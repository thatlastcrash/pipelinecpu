==> flow/design.v <==
module mux2to1_MEM(clk,busB,immOut,AluSrc,busOut);
input clk;
input [31:0] busB;
input [31:0] immOut;
input AluSrc;
output reg [31:0] busOut;
always@(posedge clk)
begin
	busOut=AluSrc?immOut:busB;
end
endmodule
# == Reports on mux2to1_MEM ==
# Tool output for the design above, in the order of the flow.
# Line numbers count from 1 in the design file above.
# Not given: -
# setup
top,mux2to1_MEM
clock_port,clk
lib,sky130hd
pvt_corner,tt_025C_1v80

# == After elaboration ==
# Source: Yosys, flattened and elaborated, memories not mapped. Widths are those after wreduce; folded enables and synchronous resets count as part of the registers. Registers that Yosys merges into a memory's read port (data or address) are not register bits. Print and check cells do not count. Equal cells are merged and count once.
# bits
register_bits,32
in_bits,66
out_inout_bits,32
elab_cells,2
# op_classes
mux,1
# op_table
cell,n
2-to-1 mux 32 bit,1

# == Logic depth ==
# Yosys ltp: most cells in a row. Word level: on the elaborated netlist, between registers, memories and ports. Mapped: between sequential cells and ports; inverters and the memories' decode and read muxes count.
# depth
ltp_word,1
abc_area,0
depth_mapped,3
ltp_nobuf,1

# == Netlist ==
# Source: synth_stat.txt of the flow (Yosys; design flattened, memories mapped). It holds for the ABC_AREA given above (unset counts as 0); a run with the other value may have another netlist.
# Totals and module areas in this step are rounded.
# types
cell_type,n,type_area_um2
sky130_fd_sc_hd__dfxtp_1,32,640.614
sky130_fd_sc_hd__mux2_4,30,450.432
sky130_fd_sc_hd__buf_12,3,60.058
sky130_fd_sc_hd__mux2_2,2,22.522
sky130_fd_sc_hd__buf_6,1,11.261
# mapped
stdcells,68
synth_area_mm2,0.00118
flip_flops,32

# == Timing after synthesis ==
# Source: OpenSTA report_checks on the synthesized netlist (no wires, ideal clock, input and output delay 20% of the period each), path of least setup slack; recovery checks are left aside. Register names are those of the netlist, which keeps one name where synthesis merged equal registers.
# synth_path
path_type,input -> register
start,input AluSrc
end,register busOut[0]
tclk_ns,1.51
in_delay_ns,0.302
setup_ns,0.121
launch_ns,0.302
arrival_time_ns,0.843
t_required_ns,1.389
slack_ns,0.546
delay_ns,0.662
driving_pins,3
n_path_buf,2
synth_period_reached_ns,0.964
# "delay_ns" is the arrival time less input delay plus setup time.
# "driving_pins" counts driving pins, that of a launching flip-flop among them; a cell with two outputs on the path counts twice.
# "synth_period_reached_ns" = period - worst setup slack (recovery checks aside). The figure is calculated, with input and output delays left at 20% of the set period.
# The rows between start and end are the longest chain of elaborated cells between them; the timing report does not say that the signal goes this way. Where chains are equally long, one stands for them.
# Each line given opens the expression or statement behind the cell; cells for indexed reads and writes are added by Yosys, which also makes memories of some case tables.
# synth_via
path_cell_list,sky130_fd_sc_hd__buf_6 sky130_fd_sc_hd__buf_12 sky130_fd_sc_hd__mux2_4
elab_chain_cells,1
cone_cells,1
cone_lines,1
cone_classes,mux (1)
# synth_lines
element,line_no,rtl
from (decl),5,input AluSrc;
2-to-1 mux 32 bit,9,busOut=AluSrc?immOut:busB;
to (assign),9,
to (decl),6,output reg [31:0] busOut;

# == Timing after layout ==
# From the final timing report of record 1: the path of least setup slack in the routed layout; clock arrival at registers is part of the times.
# layout_path
path_type,register -> output
start,register busOut[24]
end,output busOut[24]
tclk_ns,0.92
launch_ns,0.32
arrival_time_ns,0.77
t_required_ns,0.74
slack_ns,-0.03
driving_pins,2
n_path_buf,1
# layout_via
path_cell_list,sky130_fd_sc_hd__dfxtp_2 sky130_fd_sc_hd__buf_6
elab_chain_cells,0
cone_cells,0
cone_lines,0
# layout_lines
element,line_no,rtl
from (decl),6,output reg [31:0] busOut;
from (assign),9,busOut=AluSrc?immOut:busB;
to (decl),6,

# Record of 2 stored runs of the RTL-to-layout flow on mux2to1_MEM, platform sky130hd. The runs are unordered. Constraints: input delay and output delay 20% of the set period each, output load 0.01 pF.
# "timing.worst_path_ns" = time allowed to the worst setup path (clock period - input delay - output delay, where it has them) - its slack; a late launch clock adds to it, a late capture clock takes from it.
# "final_power_mw" is the tool's figure for a default switching activity; nothing was simulated.
# The results are shown rounded.
# A setting shown as . is not set for that run.
# Among the results, . means that no value is shown for the run.
run,period_ns,CORE_UTILIZATION,SETUP_SLACK_MARGIN,PLACE_DENSITY,TNS_END_PERCENT,GPL_TIMING_DRIVEN,CTS_CLUSTER_SIZE,SLEW_MARGIN,MAX_ROUTING_LAYER,CAP_MARGIN,CORE_MARGIN,PLACE_DENSITY_LB_ADDON,CORE_ASPECT_RATIO,MIN_ROUTING_LAYER,cell_area_final_mm2,final_power_mw,hold_ws_ns,setupTns_ns,ys_area_mm2,final_die_area_mm2,timing.worst_path_ns,worstPathKind,fin_ws_ns
record 1,0.92,35,0.27,0.88,100,1,45,40,met5,20,2,.,.,.,0.00217,3.09,0.119,-0.624,0.00118,0.00387,0.77,register -> output,-0.031
record 2,0.664,69,.,.,.,.,58,20,.,15,6,0.01,1.44,met2,.,.,.,.,.,.,.,.,.
# Record 2: unfinished; error FLW-0024 in placement
